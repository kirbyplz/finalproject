==> flow/design.v <==
module mac(clk, rst_n, a, b, of, uf, clr_n, acc);
input signed [7:0] a, b;
input clk, rst_n, clr_n;
output of, uf;
output signed [15:0] acc;
wire signed [15:0] mult, addOut, acc_nxt;
wire of_nxt, uf_nxt;
assign mult = a * b;
assign addOut = mult + acc;
assign of_nxt = (mult[15] == 0 && acc[15] == 0 && addOut[15] == 1) ? 1 : 0;
assign uf_nxt = (mult[15] == 1 && acc[15] == 1 && addOut[15] == 0) ? 1 : 0;
assign acc_nxt = (clr_n == 1) ? addOut : 16'h00;
Flop1 F1(clk, rst_n, acc_nxt, acc);
Flop2 F2(clk, rst_n, of_nxt, uf_nxt, of, uf);
endmodule
module Flop1(clk, rst_n, d, q);
input clk, rst_n;
input [15:0] d;
output reg [15:0] q;
always@(posedge clk, negedge rst_n) begin
  if(!rst_n)
    q <= 16'h00;
  else
    q <= d;
end
endmodule
module Flop2(clk, rst_n, d1, d2, q1, q2);
input clk, rst_n;
input d1, d2;
output reg q1, q2;
always@(posedge clk, negedge rst_n) begin
  if(!rst_n) begin
    q1 <= 16'h00;
    q1 <= 16'h00;
  end
  else begin
    q1 <= d1;
    q2 <= d2;
  end
end
endmodule
# Tool chain data of mac
# The steps from the RTL of mac to its reports follow in flow order.
# Line numbers count from 1 in the design file above.
# Operators carry their Yosys type and port widths (W data, S select, Z words).
# The mark -- stands for no value.
# setup
design,mac
clk_port,clk
cell_library,sky130hd
lib_corner,tt_025C_1v80

# After elaboration
# Counts by Yosys on the flattened word-level netlist (proc, flatten, opt, wreduce; memories kept). Register bits leave out memories and registers merged into their read ports (data or address); mux counts leave out enables and synchronous resets folded into registers. Print and check cells are left out. Cells with the same type and inputs are merged into one.
# word_totals
ff_bits,18
in_bits,19
out_inout_bits,18
# classes
addsub,1
n_mul,1
muxes,3
logic,3
n_reduce_logical,4
# op_table
operator,count
$mul A8 B8 Y16,1
$add A16 B16 Y16,1
$mux W16,1
$logic_and A1 B1 Y1,4
$not A1 Y1,3
$mux W1,2

# Logic depth
# Yosys ltp: most cells in a row. Word level: on the elaborated netlist, between registers, memories and ports. Mapped: between sequential cells and ports; inverters and the memories' decode and read muxes count.
# depth
depth_word,5
ABC_AREA,0
depth_mapped,23

# Netlist
# The flow's flattened synthesis, as Yosys stat reports it; memories are mapped. The netlist is that of the ABC_AREA named above (0 if unset); the other value can give another one.
# The area totals of this step are shown rounded.
# mapped
stdcells,435
mapped_area_mm2,0.003884
seqArea_mm2,0.0004554
ffs,18
buf_cells,4
# types
cell,count
sky130_fd_sc_hd__fa_1,56
sky130_fd_sc_hd__ha_1,46
sky130_fd_sc_hd__dfrtp_1,17
sky130_fd_sc_hd__inv_1,90
sky130_fd_sc_hd__and2_1,49
sky130_fd_sc_hd__xnor2_1,19
sky130_fd_sc_hd__nand2_1,23
sky130_fd_sc_hd__a21oi_1,16
sky130_fd_sc_hd__a21o_1,9
sky130_fd_sc_hd__nand3_1,11
sky130_fd_sc_hd__nor2_1,14
sky130_fd_sc_hd__and3_1,7
sky130_fd_sc_hd__xor2_1,5
sky130_fd_sc_hd__o21ai_0,8
sky130_fd_sc_hd__a211oi_1,4
sky130_fd_sc_hd__edfxtp_1,1
sky130_fd_sc_hd__o21a_1,4
sky130_fd_sc_hd__nand4b_1,3
# Other cell types: 27; their cells: 53.
# By module: a second synthesis without flattening, with its own total; a netlist apart from the flattened one above.
# unflattened
hier_cells,419
area_unflattened_mm2,0.003767
# Rows give one instance, submodules left out.
# modules
module,instances,n_cells,mod_area_mm2,seq_area_mm2
mac,1,401,0.003312,0
Flop1,1,16,0.0004004,0.0004004
Flop2,1,2,0.0000551,0.0000551

# Timing after synthesis
# Source: OpenSTA report_checks on the synthesized netlist (no wires, ideal clock, input and output delay 20% of the period each), path of least setup slack; recovery checks are left aside. Register names are those of the netlist, which keeps one name where synthesis merged equal registers.
# synth_timing
kind,input-to-reg
start,input port b[2]
end,register F2.q2
tclk_ns,7.46
in_delay_ns,1.492
setup_time_ns,0.260
launch_ns,1.492
t_arrival_ns,6.167
required_time_ns,7.200
setup_slack_ns,1.033
delay_ns,4.935
path_stages,22
period_less_setup_slack_ns,6.427
# "delay_ns" = arrival - input delay + setup time.
# "path_stages" counts driving pins, that of a launching flip-flop among them; a cell with two outputs on the path counts twice.
# "period_less_setup_slack_ns" is the clock period less the worst setup slack; recovery checks do not enter. This is arithmetic on one report: input and output delays are still those of the set period (20% each).
# Between the ends stands the longest chain of elaborated cells between them, by number of cells; it is not shown to be the way that was timed. Of several equally long chains one is given.
# Each line given opens the expression or statement behind the cell; cells for indexed reads and writes are added by Yosys, which also makes memories of some case tables.
# synth_via
path_cell_list,sky130_fd_sc_hd__and2_1 > sky130_fd_sc_hd__fa_1 > sky130_fd_sc_hd__inv_1 > sky130_fd_sc_hd__fa_1 > sky130_fd_sc_hd__inv_1 > sky130_fd_sc_hd__fa_1 > sky130_fd_sc_hd__inv_1 > sky130_fd_sc_hd__fa_1 > sky130_fd_sc_hd__inv_1 > sky130_fd_sc_hd__ha_1 > sky130_fd_sc_hd__nand3_1 > sky130_fd_sc_hd__o211ai_1 > sky130_fd_sc_hd__nor4_1 > sky130_fd_sc_hd__or3_1 > sky130_fd_sc_hd__xnor2_1 > sky130_fd_sc_hd__ha_1 > sky130_fd_sc_hd__a2111o_1 > sky130_fd_sc_hd__a31oi_1 > sky130_fd_sc_hd__nor2_1 > sky130_fd_sc_hd__nand3_1 > sky130_fd_sc_hd__a21o_1 > sky130_fd_sc_hd__nand3_1
elab_chain_len,5
# synth_lines
item,line_no,source
"start, declared",2,"input signed [7:0] a, b;"
$mul A8 B8 Y16,8,assign mult = a * b;
$add A16 B16 Y16,9,assign addOut = mult + acc;
$not A1 Y1,11,assign uf_nxt = (mult[15] == 1 && acc[15] == 1 && addOut[15] == 0) ? 1 : 0;
$logic_and A1 B1 Y1,11,
$mux W1,11,
"end, assigned",38,q2 <= d2;
"end, declared",30,"output reg q1, q2;"

# Timing after layout
# From the final timing report of run A: the path of least setup slack in the routed layout; clock arrival at registers is part of the times.
# layout_timing
kind,input-to-reg
start,input port a[7]
end,register F2.q2
tclk_ns,4.12
in_delay_ns,0.82
setup_time_ns,0.25
launch_ns,0.82
t_arrival_ns,5.94
required_time_ns,4.13
setup_slack_ns,-1.81
path_stages,23
# Between the ends stands the longest chain of elaborated cells between them, by number of cells; it is not shown to be the way that was timed. Of several equally long chains one is given.
# layout_via
path_cell_list,sky130_fd_sc_hd__buf_4 > sky130_fd_sc_hd__and2_4 > sky130_fd_sc_hd__fa_1 > sky130_fd_sc_hd__inv_2 > sky130_fd_sc_hd__fa_1 > sky130_fd_sc_hd__inv_1 > sky130_fd_sc_hd__fa_1 > sky130_fd_sc_hd__inv_2 > sky130_fd_sc_hd__fa_1 > sky130_fd_sc_hd__inv_2 > sky130_fd_sc_hd__ha_4 > sky130_fd_sc_hd__nand3_2 > sky130_fd_sc_hd__o211ai_1 > sky130_fd_sc_hd__nor4_2 > sky130_fd_sc_hd__or3_4 > sky130_fd_sc_hd__xnor2_4 > sky130_fd_sc_hd__ha_4 > sky130_fd_sc_hd__a2111o_1 > sky130_fd_sc_hd__a31oi_2 > sky130_fd_sc_hd__nor2_2 > sky130_fd_sc_hd__nand3_1 > sky130_fd_sc_hd__a21o_1 > sky130_fd_sc_hd__nand3_1
elab_chain_len,5
# layout_lines
item,line_no,source
"start, declared",2,"input signed [7:0] a, b;"
$mul A8 B8 Y16,8,assign mult = a * b;
$add A16 B16 Y16,9,assign addOut = mult + acc;
$not A1 Y1,11,assign uf_nxt = (mult[15] == 1 && acc[15] == 1 && addOut[15] == 0) ? 1 : 0;
$logic_and A1 B1 Y1,11,
$mux W1,11,
"end, assigned",38,q2 <= d2;
"end, declared",30,"output reg q1, q2;"

# Settings and measured results of 2 stored flow runs for module mac (sky130hd), not sorted in any way. The constraints put input and output delay at 20% of the set period each and load the outputs with 0.01 pF.
# By "achievedPeriod_ns" is meant the clock period of the run minus its worst setup slack. This is arithmetic on one report: input and output delays are still those of the set period (20% each).
# Results are given in rounded form.
# Among the settings, . means not set for that run.
run name,period_ns,CORE_UTILIZATION,SETUP_SLACK_MARGIN,PLACE_DENSITY_LB_ADDON,CELL_PAD_IN_SITES_DETAIL_PLACEMENT,ABC_AREA,GPL_TIMING_DRIVEN,GPL_ROUTABILITY_DRIVEN,CAP_MARGIN,SLEW_MARGIN,MAX_ROUTING_LAYER,CORE_MARGIN,CELL_PAD_IN_SITES_GLOBAL_PLACEMENT,CTS_CLUSTER_SIZE,stdcell_area_mm2,synthesis_area_mm2,final_util_pct,achievedPeriod_ns,setup_ws_ns,die_mm2,total_negative_slack_ns
run A,4.12,18,0.95,0.27,2,0,0,1,25,15,met5,2,.,.,0.005478,0.003884,26.0,5.930,-1.810,0.02277,-16.17
run B,11.2,15,-0.77,0.12,2,.,.,.,30,20,met4,7,2,59,0.004737,0.003884,18.7,8.116,3.084,0.03059,0.000
