==> flow/design.v <==
module uart_rx1(rx_rdy, rx_data, clk, rst_n, rx);
input rx, clk, rst_n;
output reg rx_rdy;
output reg [7:0] rx_data;
wire half_baud, full_baud, clrbaud, shiftreg_full, clrshiftreg, shift;
fsm F1(.shift(shift), .clrbaud(clrbaud), .rx_rdy(rx_rdy), .clrshiftreg(clrshiftreg), .half_baud(half_baud), .full_baud(full_baud), .rx(rx), .shiftreg_full(shiftreg_full), .clk(clk), .rst_n(rst_n));
shifter S1(.rx_data(rx_data), .clrshiftreg(clrshiftreg), .rx(rx), .shift(shift), .clk(clk), .rst_n(rst_n));
baud B1(.half_baud(half_baud), .full_baud(full_baud), .clrbaud(clrbaud), .clk(clk), .rst_n(rst_n));
shift_count S2(.shiftreg_full(shiftreg_full), .clrshiftreg(clrshiftreg), .shift(shift), .clk(clk), .rst_n(rst_n));
endmodule
module fsm(shift, clrbaud, rx_rdy, clrshiftreg, half_baud, full_baud, rx, shiftreg_full, clk, rst_n);
input half_baud, full_baud, rx, shiftreg_full, clk, rst_n;
output reg shift, clrbaud, rx_rdy, clrshiftreg;
typedef enum reg[1:0] { BACK_PORCH, RX, FRONT_PORCH, IDLE } state_t;
state_t state, nxt_state;
always_ff@(posedge clk, negedge rst_n) begin
  if(!rst_n)
    state <= IDLE;
  else
    state <= nxt_state;
end
always_comb begin
  nxt_state = IDLE;
  shift = 0;
  clrbaud = 0;
  rx_rdy = 0;
  clrshiftreg = 0;
  case(state)
    IDLE: begin
      if(~rx)
        nxt_state = FRONT_PORCH;
      else begin
        nxt_state = IDLE;
        clrbaud = 1;
        clrshiftreg = 1;
      end
    end
    FRONT_PORCH: begin
       nxt_state = FRONT_PORCH;
       if (half_baud) begin
         nxt_state = RX;
         clrbaud = 1;
       end
       else begin
         nxt_state = FRONT_PORCH;
       end
       clrshiftreg = 1;
    end
    RX: begin
      nxt_state = RX;
      if (full_baud & ~shiftreg_full) begin
        shift = 1;
        clrbaud = 1;
        nxt_state = RX;
      end
      else if (full_baud & shiftreg_full) begin 
	clrbaud = 1;
        nxt_state = BACK_PORCH;
      end
    end
    BACK_PORCH: begin
      if (half_baud) begin
        rx_rdy = 1;
        nxt_state = IDLE;
      end
      else
        nxt_state = BACK_PORCH;
    end
    default: begin
      nxt_state = IDLE;
      shift = 0;
      clrbaud = 0;
      rx_rdy = 0;
      clrshiftreg = 0;
    end
  endcase
end
endmodule
module shifter(rx_data, clrshiftreg, rx, shift, clk, rst_n);
input clrshiftreg, rx, shift, clk, rst_n;
output reg [7:0] rx_data;
always_ff@(posedge clk, negedge rst_n) begin
  if (!rst_n) 
    rx_data <= 8'h00;
  else begin
     if (clrshiftreg)
       rx_data <= 8'h00;
     if (shift)
       rx_data <= {rx, rx_data[7:1]};
  end
end
endmodule
module baud(half_baud, full_baud, clrbaud, clk, rst_n);
input clrbaud, clk, rst_n;
output reg half_baud, full_baud;
reg [11:0] baud;
assign half_baud = (baud == 12'h516) ? 1 : 0;
assign full_baud = (baud == 12'hA2C) ? 1 : 0;
always_ff@(posedge clk, negedge rst_n) begin
  if (!rst_n) 
    baud <= 12'h000;
  else begin
     if (clrbaud)
       baud <= 12'h000;
     else
       baud <= baud + 1;
  end
end
endmodule
module shift_count(shiftreg_full, clrshiftreg, shift, clk, rst_n);
input clrshiftreg, shift, clk, rst_n;
output reg shiftreg_full;
reg [3:0] count;
assign shiftreg_full = (count == 4'h8) ? 1 : 0;
always_ff@(posedge clk, negedge rst_n) begin
  if (!rst_n) 
    count <= 4'h0;
  else begin
     if (clrshiftreg)
       count <= 4'h0;
     if (shift)
       count <= count + 1;
  end
end
endmodule
=== Step by step through the tools: uart_rx1 ===
What the tools print for uart_rx1, step after step.
Line numbers count from 1 in the design file above.
The mark n/a stands for no value.

* Top module: uart_rx1
* Clock port: clk
* Cell library: sky130hd
* Corner: tt_025C_1v80

=== Word level ===
Yosys after proc, flatten, opt, wreduce and memory -nomap, before mapping. Memory bits, and registers merged into a memory's read port (data or address), are not among the register bits. Print and check cells are not counted.

* Bits in registers: 26
* Bits of input ports: 3
* Output and inout port bits: 9
* Cells after elaboration: 43

* Add/subtract/negate cells: 2
* Equal/unequal tests: 6
* Multiplexer cells: 23
* Bitwise operators: 3
* Reduce/logical cells: 5

{| class="wikitable"
|+ Operators with widths
! kind !! number
|-
| two-way mux 8 bit || 2
|-
| adder 12 x 1 -> 12 bit with constant B || 1
|-
| equality test 12 x 11 -> 1 bit with constant B || 1
|-
| equality test 12 bit with constant B || 1
|-
| two-way mux 12 bit || 1
|-
| two-way mux 1 bit || 10
|-
| parallel mux 2 bit (select 4 bit) || 1
|-
| two-way mux 4 bit || 2
|-
| OR reduction 3 bit || 2
|-
| two-way mux 2 bit || 3
|-
| equality test 2 bit with constant B || 2
|-
| adder 4 x 1 -> 4 bit with constant B || 1
|-
| equality test 4 bit with constant B || 1
|-
| parallel mux 1 bit (select 4 bit) || 1
|-
| parallel mux 1 bit (select 2 bit) || 2
|-
| parallel mux 1 bit (select 3 bit) || 1
|-
| bitwise AND 1 bit || 2
|-
| equality test 2 x 1 -> 1 bit with constant B || 1
|-
| zero test 2 bit || 1
|-
| nonzero test 2 bit || 1
|-
| OR reduction 2 bit || 1
|-
| inverter 1 bit || 1
|}

=== Longest topological paths ===
Yosys ltp: most cells in a row. Word level: on the elaborated netlist, between registers, memories and ports. Mapped: between sequential cells and ports; inverters and the memories' decode and read muxes count.

* Word-level depth: 7
* ABC_AREA: 0
* Depth in mapped cells: 7
* Depth with buffers taken out: 6

=== After synthesis ===
Yosys stat after the flow's synthesis: flattened, memories mapped to cells. It holds for the ABC_AREA given above (unset counts as 0); a run with the other value may have another netlist.

* Cell count: 139
* Cell area after synthesis: 1510.2 sq um
* Area of sequential cells: 701.9 sq um
* Mapped flip-flops: 28
* Buffers: 5

{| class="wikitable"
|+ Cells by type
! cell type !! number !! area in all (sq um)
|-
| sky130_fd_sc_hd__dfrtp_1 || 27 || 675.648
|-
| sky130_fd_sc_hd__nand3_1 || 15 || 75.072
|-
| sky130_fd_sc_hd__xor2_1 || 8 || 70.067
|-
| sky130_fd_sc_hd__ha_1 || 5 || 62.56
|-
| sky130_fd_sc_hd__nor2_2 || 10 || 62.56
|-
| sky130_fd_sc_hd__nand2_1 || 12 || 45.043
|-
| sky130_fd_sc_hd__nor4_4 || 2 || 42.541
|-
| sky130_fd_sc_hd__o21ai_0 || 7 || 35.034
|-
| sky130_fd_sc_hd__nand4bb_1 || 3 || 33.782
|-
| sky130_fd_sc_hd__inv_1 || 8 || 30.029
|-
| sky130_fd_sc_hd__dfstp_2 || 1 || 26.275
|-
| sky130_fd_sc_hd__xnor2_1 || 3 || 26.275
|-
| sky130_fd_sc_hd__nor4_2 || 2 || 25.024
|-
| sky130_fd_sc_hd__nand4b_4 || 1 || 23.773
|-
| sky130_fd_sc_hd__buf_6 || 2 || 22.522
|-
| sky130_fd_sc_hd__a21boi_4 || 1 || 18.768
|-
| sky130_fd_sc_hd__and4_1 || 2 || 17.517
|-
| sky130_fd_sc_hd__or3b_1 || 2 || 17.517
|}

Not listed: further types 20, cells in them 28.
By module: a second synthesis without flattening, with its own total; a netlist apart from the flattened one above.

* Cells (unflattened synthesis): 137
* Area total of the unflattened synthesis: 1402.6 sq um

Rows give one instance, submodules left out.

{| class="wikitable"
|+ Modules
! module !! instances !! cells !! area (sq um) !! sequential area (sq um)
|-
| baud || 1 || 67 || 654.4 || 300.3
|-
| shifter || 1 || 30 || 325.3 || 200.2
|-
| shift_count || 1 || 20 || 212.7 || 100.1
|-
| fsm || 1 || 20 || 210.2 || 101.3
|-
| uart_rx1 || 1 || 0 || 0.0 || 0.0
|}

=== Worst setup path after synthesis ===
Path of least setup slack by OpenSTA after synthesis, without wires, with an ideal clock, recovery checks aside; 20% of the period is set as input and as output delay. Where synthesis merged equal registers, the netlist keeps one of their names.

* Kind: register to output
* From: reg B1.baud[5]
* To: out rx_rdy
* Period: 1930 ps
* External output delay: 386 ps
* Time at the first pin: 0 ps
* Arrival time: 1299 ps
* Data required time: 1544 ps
* Setup slack: 245 ps
* Delay of the path: 1299 ps
* Driving pins on the path: 3
* Buffers on the path: 0
* Period reached after synthesis: 1685 ps

"delay of the path" is the arrival time less input delay plus setup time.
A path that ends at an output port has no setup time.
"driving pins on the path": output pins that drive a net of the path, with the launching flip-flop's if there is one; two outputs of one cell count as two.
"period reached after synthesis" is the clock period less the worst setup slack; recovery checks do not enter. This is arithmetic on one report: input and output delays are still those of the set period (20% each).
Between the ends stands the longest chain of elaborated cells between them, by number of cells; it is not shown to be the way that was timed. Of several equally long chains one is given.
A line is the first line of the expression or statement that the cell stems from. Yosys adds cells for indexed reads and writes and turns some case tables into memories.
At most two assigning lines are given for a register; there are more.

* Path through: sky130_fd_sc_hd__dfrtp_1 sky130_fd_sc_hd__or3b_1 sky130_fd_sc_hd__nor4_1
* Length of the longest elaborated chain: 4
* Elaborated cells between the ends (all ways): 4
* Classes of those cells: 1 x eq/ne; 3 x mux

{| class="wikitable"
|+ Ends and longest elaborated chain, post-synthesis
! what !! RTL line !! source
|-
| start: declaration || 96 || <nowiki>reg [11:0] baud;</nowiki>
|-
| start: assignment || 101 || <nowiki>baud <= 12'h000;</nowiki>
|-
| start: assignment || 106 || <nowiki>baud <= baud + 1;</nowiki>
|-
| equality test 12 x 11 -> 1 bit || 97 || <nowiki>assign half_baud = (baud == 12'h516) ? 1 : 0;</nowiki>
|-
| two-way mux 1 bit || 97 ||
|-
| two-way mux 1 bit || 62 || <nowiki>if (half_baud) begin</nowiki>
|-
| parallel mux 1 bit (select 2 bit) || 28 || <nowiki>case(state)</nowiki>
|-
| end: declaration || 3 || <nowiki>output reg rx_rdy;</nowiki>
|}

=== Path in the finished layout ===
From the final timing report of flow run A: the path of least setup slack in the routed layout; clock arrival at registers is part of the times.
The path's times are printed in steps of 10 ps; the period is the one set.

* Kind: register to register
* From: reg B1.baud[0]
* To: reg S2.count[2]
* Period: 1110 ps
* Setup time: 100 ps
* Time at the first pin: 340 ps
* Arrival time: 2090 ps
* Data required time: 1350 ps
* Setup slack: -740 ps
* Driving pins on the path: 9
* Buffers on the path: 2

Between the ends stands the longest chain of elaborated cells between them, by number of cells; it is not shown to be the way that was timed. Of several equally long chains one is given.
At most two assigning lines are given for a register; there are more.

* Path through: sky130_fd_sc_hd__dfrtp_1 sky130_fd_sc_hd__inv_2 sky130_fd_sc_hd__buf_6 sky130_fd_sc_hd__ha_4 sky130_fd_sc_hd__nand4b_4 sky130_fd_sc_hd__nor4_4 sky130_fd_sc_hd__buf_4 sky130_fd_sc_hd__a21boi_4 sky130_fd_sc_hd__a211o_1
* Length of the longest elaborated chain: 6
* Elaborated cells between the ends (all ways): 7
* Source lines of those cells: 4
* Classes of those cells: 1 x eq/ne; 4 x mux; 1 x logic; 1 x reduce/logical

{| class="wikitable"
|+ Ends and longest elaborated chain, post-layout
! what !! RTL line !! source
|-
| start: declaration || 96 || <nowiki>reg [11:0] baud;</nowiki>
|-
| start: assignment || 101 || <nowiki>baud <= 12'h000;</nowiki>
|-
| start: assignment || 106 || <nowiki>baud <= baud + 1;</nowiki>
|-
| equality test 12 bit || 98 || <nowiki>assign full_baud = (baud == 12'hA2C) ? 1 : 0;</nowiki>
|-
| two-way mux 1 bit || 98 ||
|-
| bitwise AND 1 bit || 51 || <nowiki>if (full_baud & ~shiftreg_full) begin</nowiki>
|-
| two-way mux 1 bit || 51 ||
|-
| parallel mux 1 bit (select 2 bit) || 28 || <nowiki>case(state)</nowiki>
|-
| two-way mux 4 bit || 121 || <nowiki>if (shift)</nowiki>
|-
| end: assignment || 120 || <nowiki>count <= 4'h0;</nowiki>
|-
| end: assignment || 122 || <nowiki>count <= count + 1;</nowiki>
|-
| end: declaration || 113 || <nowiki>reg [3:0] count;</nowiki>
|}

==> results <==
Measured results for uart_rx1: 2 stored runs of the Yosys and OpenROAD flow on sky130hd. The settings differ; the order carries no meaning. The constraints put input and output delay at 20% of the set period each and load the outputs with 0.01 pF.
"total power of the final layout" is the tool's figure for a default switching activity; nothing was simulated.

=== Flow run A ===
{| class="wikitable"
! Setting !! Value
|-
| period_ns || 1.11
|-
| CORE_UTILIZATION || 55
|-
| PLACE_DENSITY_LB_ADDON || 0.11
|-
| CORE_ASPECT_RATIO || 0.8
|-
| CORE_MARGIN || 2
|-
| CTS_CLUSTER_SIZE || 94
|-
| SLEW_MARGIN || 25
|-
| MIN_ROUTING_LAYER || met2
|-
| MAX_ROUTING_LAYER || met4
|-
| CAP_MARGIN || 20
|-
! Result !! Value
|-
| Cell area after synthesis || 1510.2 sq um
|-
| Die size || 3183.7 sq um
|-
| Utilization || 0.909
|-
| Worst setup slack after layout || -739 ps
|-
| Total power of the final layout || 4.356 mW
|}

=== Flow run B ===
{| class="wikitable"
! Setting !! Value
|-
| period_ns || 1.04
|-
| CAP_MARGIN || 20
|-
| CORE_MARGIN || 2
|-
| CORE_UTILIZATION || 40
|-
| SLEW_MARGIN || 20
|-
! Result !! Value
|-
| Cell area after synthesis || 1510.2 sq um
|-
| Die size || 4283.1 sq um
|-
| Utilization || 0.662
|-
| Worst setup slack after layout || -678 ps
|-
| Total power of the final layout || 4.581 mW
|}
