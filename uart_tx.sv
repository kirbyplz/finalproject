==> flow/design.v <==
module uart_tx1(tx_ready, tx, tx_start, tx_data, clk, rst_n);
input tx_start, clk, rst_n;
input [7:0] tx_data;
output reg tx_ready;
output reg tx;
wire full_baud, clrbaud, shiftreg_full, load, shift, clear;
fsm1 F1(.clear(clear), .shift(shift), .clrbaud(clrbaud), .tx_ready(tx_ready), .load(load), .full_baud(full_baud), .tx_start(tx_start), .shiftreg_full(shiftreg_full), .clk(clk), .rst_n(rst_n));
shifter1 S1(.tx_ready(tx_ready), .tx(tx), .tx_data(tx_data), .load(load), .shift(shift), .clk(clk), .rst_n(rst_n));
baud1 B1(.full_baud(full_baud), .clrbaud(clrbaud), .clk(clk), .rst_n(rst_n));
shift_count1 S2(.clear(clear), .shiftreg_full(shiftreg_full), .load(load), .shift(shift), .clk(clk), .rst_n(rst_n));
endmodule
module fsm1(clear, shift, clrbaud, tx_ready, load, full_baud, tx_start, shiftreg_full, clk, rst_n);
input full_baud, tx_start, shiftreg_full, clk, rst_n;
output reg shift, clrbaud, tx_ready, load, clear;
typedef enum reg[1:0] { TX, IDLE } state_t;
state_t state, nxt_state;
always_ff@(posedge clk, negedge rst_n) begin
  if(!rst_n)
    state <= IDLE;
  else
    state <= nxt_state;
end
always_comb begin
  nxt_state = IDLE;
  shift = 1'b0;
  clrbaud = 1'b0;
  tx_ready = 1'b0;
  load = 1'b0;
  clear = 1'b0;
  case(state)
    IDLE: begin
      clear = 1'b1;
      if(tx_start) begin
        nxt_state = TX;
        load = 1'b1;
        clear = 1'b0;
      end
      else begin
        nxt_state = IDLE;
        clrbaud = 1'b1;
        tx_ready = 1'b1;
      end
    end
    TX: begin
      clear = 1'b0;
      nxt_state = TX;
      if (full_baud & ~shiftreg_full) begin
        shift = 1'b1;
        clrbaud = 1'b1;
        nxt_state = TX;
      end
      else if (shiftreg_full) begin 
        nxt_state = IDLE;
        clear = 1'b1;
      end
    end
    default: begin
      nxt_state = IDLE;
      shift = 1'b0;
      clrbaud = 1'b0;
      tx_ready = 1'b0;
      load = 1'b0;
      clear = 1'b0;
    end
  endcase
end
endmodule
module shifter1(tx_ready, tx, tx_data, load, shift, clk, rst_n);
input load, shift, clk, rst_n, tx_ready;
input [7:0] tx_data;
output reg tx;
reg [9:0] tx_out;
always_ff@(posedge clk, negedge rst_n) begin
  if (!rst_n) begin
    tx_out <= 10'h0;
    tx <= 1'b1;
  end
  else begin
     if (load) begin
       tx_out <= {1'b1, tx_data, 1'b0};
       tx <= 1'b1;
     end
     else if (shift) begin
       tx_out <= {tx_out[0], tx_out[9:1]};
       tx <= tx_out[0];
     end
     else if (tx_ready)
       tx <= 1'b1;
  end
end
endmodule
module baud1(full_baud, clrbaud, clk, rst_n);
input clrbaud, clk, rst_n;
output reg full_baud;
reg [11:0] baud;
assign full_baud = (baud == 12'hA2C) ? 1'b1 : 1'b0;
always_ff@(posedge clk, negedge rst_n) begin
  if (!rst_n) 
    baud <= 12'h000;
  else begin
     if (clrbaud)
       baud <= 12'h000;
     else
       baud <= baud + 1'b1;
  end
end
endmodule
module shift_count1(clear, shiftreg_full, load, shift, clk, rst_n);
input load, shift, clk, rst_n, clear;
output reg shiftreg_full;
reg [3:0] count;
assign shiftreg_full = (count == 4'hA) ? 1'b1 : 1'b0;
always_ff@(posedge clk, negedge rst_n) begin
  if (!rst_n) 
    count <= 4'h0;
  else begin
     if (load)
       count <= 4'h0;
     if (clear)
       count <= 4'h0;
     if (shift)
       count <= count + 1'b1;
     else if (~clear)
       count <= count;
  end
end
endmodule
Reports on uart_tx1 --
The steps from the RTL of uart_tx1 to its reports follow in flow order. Line numbers count from 1 in the design file above. Cell names lack the library's common part. The mark - stands for no value.
Inputs: top module uart_tx1, clock clk, cell library sky130hd, library corner tt_025C_1v80

Elaborated design --
Counts by Yosys on the flattened word-level netlist (proc, flatten, opt, wreduce; memories kept). Register bits leave out memories and registers merged into their read ports (data or address). Print and check cells are left out.
Word-level totals: register bits 29, input port bits 11, output and inout port bits 2, cells after elaboration 40
Cells by class: $add $sub $neg 2, equality and inequality tests 3, muxes and demuxes 24, bitwise operators 2, reduce/logical cells 4
Operators by type and width (number):
- 2-to-1 mux 10 bit | 2
- 2-to-1 mux 1 bit | 15
- adder 12 x 1 -> 12 bit with constant B | 1
- equality test 12 bit with constant B | 1
- 2-to-1 mux 12 bit | 1
- 2-to-1 mux 4 bit | 2
- nonzero test 2 bit | 2
- adder 4 x 1 -> 4 bit with constant B | 1
- equality test 4 bit with constant B | 1
- parallel mux 2 bit (select 2 bit) | 1
- parallel mux 1 bit (select 2 bit) | 2
- nonzero test 3 bit | 1
- equality test 2 x 1 -> 1 bit with constant B | 1
- zero test 2 bit | 1
- 2-to-1 mux 2 bit | 1
- AND 1 bit | 1
- inverter 1 bit | 1

Depth --
Longest topological path by Yosys (ltp), each cell counted once; first at word level (registers and memories cut), then after technology mapping (sequential cells cut; the memories' decode and read muxes count).
Depth: depth after elaboration 8, ABC_AREA 0, mapped depth 8, depth with buffers taken out 6

Netlist --
Yosys stat after the flow's synthesis: flattened, memories mapped to cells. It holds for the ABC_AREA given above (unset counts as 0); a run with the other value may have another netlist.
Cells by type:
- dfrtp_1 | number 27, area in all 675.648 sq um
- mux2i_1 | number 11, area in all 110.106 sq um
- nor2_1 | number 23, area in all 86.333 sq um
- xnor2_1 | number 9, area in all 78.826 sq um
- dfstp_2 | number 2, area in all 52.55 sq um
- a21oi_1 | number 10, area in all 50.048 sq um
- ha_1 | number 4, area in all 50.048 sq um
- nor3_1 | number 6, area in all 30.029 sq um
- inv_1 | number 7, area in all 26.275 sq um
- nand3_1 | number 5, area in all 25.024 sq um
- nand2_1 | number 6, area in all 22.522 sq um
- nand4_1 | number 3, area in all 18.768 sq um
- nand4b_1 | number 2, area in all 17.517 sq um
- a21o_1 | number 2, area in all 15.014 sq um
- buf_2 | number 3, area in all 15.014 sq um
- mux2_4 | number 1, area in all 15.014 sq um
- o21ai_0 | number 3, area in all 15.014 sq um
- nor4_1 | number 2, area in all 12.512 sq um
Other cell types: 10; their cells: 10.
Mapped netlist: mapped cells 136, chip area (Yosys) 1393.8 sq um, sequential area 728.2 sq um, flip-flops 29
By module: a second synthesis without flattening, with its own total; a netlist apart from the flattened one above.
Second synthesis, totals: cells (unflattened synthesis) 138, area (unflattened synthesis) 1421.4 sq um
Rows give one instance, submodules left out.
Modules:
- baud1 | times used 1, cells 61, area 614.3 sq um, sequential area 300.3 sq um
- shifter1 | times used 1, cells 45, area 494.2 sq um, sequential area 276.5 sq um
- shift_count1 | times used 1, cells 22, area 205.2 sq um, sequential area 100.1 sq um
- fsm1 | times used 1, cells 10, area 107.6 sq um, sequential area 51.3 sq um
- uart_tx1 | times used 1, cells 0, area 0.0 sq um, sequential area 0.0 sq um

Worst setup path after synthesis --
OpenSTA on the mapped netlist: ideal clock, no wires. The path of least setup slack (recovery checks aside). Input and output delay are each 20% of the period. Register names are those of the netlist, which keeps one name where synthesis merged equal registers.
Path post-synthesis: path type reg2reg, start point reg B1.baud[7], end point reg S2.count[3], clock period 2180 ps, setup time 118 ps, time at the first pin 0 ps, data arrival time 1890 ps, required time 2062 ps, path slack 172 ps, delay of the path 2008 ps, stages 6, path buffers 1, synthesis period reached 2008 ps
"delay of the path" is the arrival time less input delay plus setup time. "stages": output pins that drive a net of the path, with the launching flip-flop's if there is one; two outputs of one cell count as two. "synthesis period reached" is the clock period less the worst setup slack; recovery checks do not enter. This is arithmetic on one report: input and output delays are still those of the set period (20% each). The rows between start and end are the longest chain of elaborated cells between them; the timing report does not say that the signal goes this way. Where chains are equally long, one stands for them. A line is the first line of the expression or statement that the cell stems from. Yosys adds cells for indexed reads and writes and turns some case tables into memories. At most two assigning lines are given for a register; there are more.
On the way, post-synthesis: path through dfrtp_1 or4b_1 or4_1 buf_2 mux2_4 a21o_1, length of the longest elaborated chain 7, elaborated cells on any way between the ends 10
Ends and longest elaborated chain, post-synthesis:
- start, declared | line 95 | reg [11:0] baud;
- start, assigned | line 99 | baud <= 12'h000;
- start, assigned | line 104 | baud <= baud + 1'b1;
- equality test 12 bit | line 96 | assign full_baud = (baud == 12'hA2C) ? 1'b1 : 1'b0;
- 2-to-1 mux 1 bit | line 96
- AND 1 bit | line 47 | if (full_baud & ~shiftreg_full) begin
- 2-to-1 mux 1 bit | line 47
- parallel mux 1 bit (select 2 bit) | line 30 | case(state)
- 2-to-1 mux 4 bit | line 123 | else if (~clear)
- 2-to-1 mux 4 bit | line 121 | if (shift)
- end, assigned | line 122 | count <= count + 1'b1;
- end, assigned | line 124 | count <= count;
- end, declared | line 111 | reg [3:0] count;

Timing after layout --
Path of least setup slack in the final report of run 1 (OpenROAD, finished layout, wires in). Where an end is a register, its clock arrival counts in the times. The path's times are printed in steps of 10 ps; the period is the one set.
Path after layout: path type in2out, start point in tx_start, end point out tx_ready, clock period 3850 ps, input delay 770 ps, output delay 770 ps, time at the first pin 770 ps, data arrival time 2040 ps, required time 3080 ps, path slack 1040 ps, stages 3, path buffers 2
The rows between start and end are the longest chain of elaborated cells between them; the timing report does not say that the signal goes this way. Where chains are equally long, one stands for them.
On the way, after layout: path through clkdlybuf4s50_1 nor2b_1 clkdlybuf4s50_1, length of the longest elaborated chain 2, elaborated cells on any way between the ends 2
Ends and longest elaborated chain, after layout:
- start, declared | line 2 | input tx_start, clk, rst_n;
- 2-to-1 mux 1 bit | line 33 | if(tx_start) begin
- 2-to-1 mux 1 bit | line 30 | case(state)
- end, declared | line 4 | output reg tx_ready;

Settings and measured results of 2 stored flow runs for module uart_tx1 (sky130hd), not sorted in any way. The constraints put input and output delay at 20% of the set period each and load the outputs with 0.01 pF.
"period achieved" = clock period - worst setup slack. The figure is calculated, with input and output delays left at 20% of the set period.
"allowed time less slack (worst setup path)" means the part of the period allowed to the worst setup path (the constraints hold back 20% at inputs and 20% at outputs) less its slack; where the path has registers, the arrival times of their clocks count too.
"total power after layout" is the tool's figure for a default switching activity; nothing was simulated.
"allowed time less slack (worst setup path)" is given in steps of 10 ps.

[run 1] flow files
==> flow/run.sh <==
#!/bin/bash
# the make line also repeats the synthesis and layout settings of config.mk as NAME=value (left out here)
make -C /OpenROAD-flow-scripts/flow DESIGN_CONFIG=/design/flow/config.mk WORK_HOME=/design/flow/orfs CLKGATE_MAP_FILE= finish
==> flow/config.mk <==
export PLATFORM = sky130hd
export DESIGN_NAME = uart_tx1
export DESIGN_NICKNAME = uart_tx1
export VERILOG_FILES = /design/flow/design.v
export SDC_FILE = /design/flow/constraint.sdc
export NUM_CORES = 4
export LEC_CHECK = 0
export CAP_MARGIN = 20
export CORE_MARGIN = 2
export CORE_UTILIZATION = 40
export SLEW_MARGIN = 20
==> flow/constraint.sdc <==
create_clock -name core_clock -period 3.85 [get_ports {clk}]
set_input_delay 0.7700 -clock core_clock [delete_from_list [all_inputs] [get_ports {clk}]]
set_output_delay 0.7700 -clock core_clock [all_outputs]
set_load 0.01 [all_outputs]

[run 1] result: netlist area reported by Yosys 1393.8 sq um; total die area 3972.8 sq um; standard-cell area of the final layout 1637.8 sq um; worst slack on setup checks 1038 ps; final setup TNS 0 ps; final worst hold slack 518 ps; total power after layout 590.5 uW; period achieved 2812 ps; allowed time less slack (worst setup path) 1270 ps; worst path kind in2out

[run 2] flow files
==> flow/run.sh <==
#!/bin/bash
# the make line also repeats the synthesis and layout settings of config.mk as NAME=value (left out here)
make -C /OpenROAD-flow-scripts/flow DESIGN_CONFIG=/design/flow/config.mk WORK_HOME=/design/flow/orfs CLKGATE_MAP_FILE= finish
==> flow/config.mk <==
export PLATFORM = sky130hd
export DESIGN_NAME = uart_tx1
export DESIGN_NICKNAME = uart_tx1
export VERILOG_FILES = /design/flow/design.v
export SDC_FILE = /design/flow/constraint.sdc
export NUM_CORES = 4
export LEC_CHECK = 0
export CAP_MARGIN = 20
export CORE_ASPECT_RATIO = 1.05
export CORE_MARGIN = 2
export CORE_UTILIZATION = 60
export CTS_CLUSTER_DIAMETER = 168
export CTS_CLUSTER_SIZE = 46
export GPL_TIMING_DRIVEN = 0
export MIN_ROUTING_LAYER = met2
export PLACE_DENSITY_LB_ADDON = 0.2
export SETUP_SLACK_MARGIN = 0.25
export SLEW_MARGIN = 5
export TNS_END_PERCENT = 100
==> flow/constraint.sdc <==
create_clock -name core_clock -period 1.82 [get_ports {clk}]
set_input_delay 0.3640 -clock core_clock [delete_from_list [all_inputs] [get_ports {clk}]]
set_output_delay 0.3640 -clock core_clock [all_outputs]
set_load 0.01 [all_outputs]

[run 2] result: netlist area reported by Yosys 1393.8 sq um; total die area 2724.8 sq um; standard-cell area of the final layout 1804.2 sq um; worst slack on setup checks -253 ps; final setup TNS -5443 ps; final worst hold slack 400 ps; total power after layout 1092 uW; period achieved 2073 ps; allowed time less slack (worst setup path) 2070 ps; worst path kind reg2reg
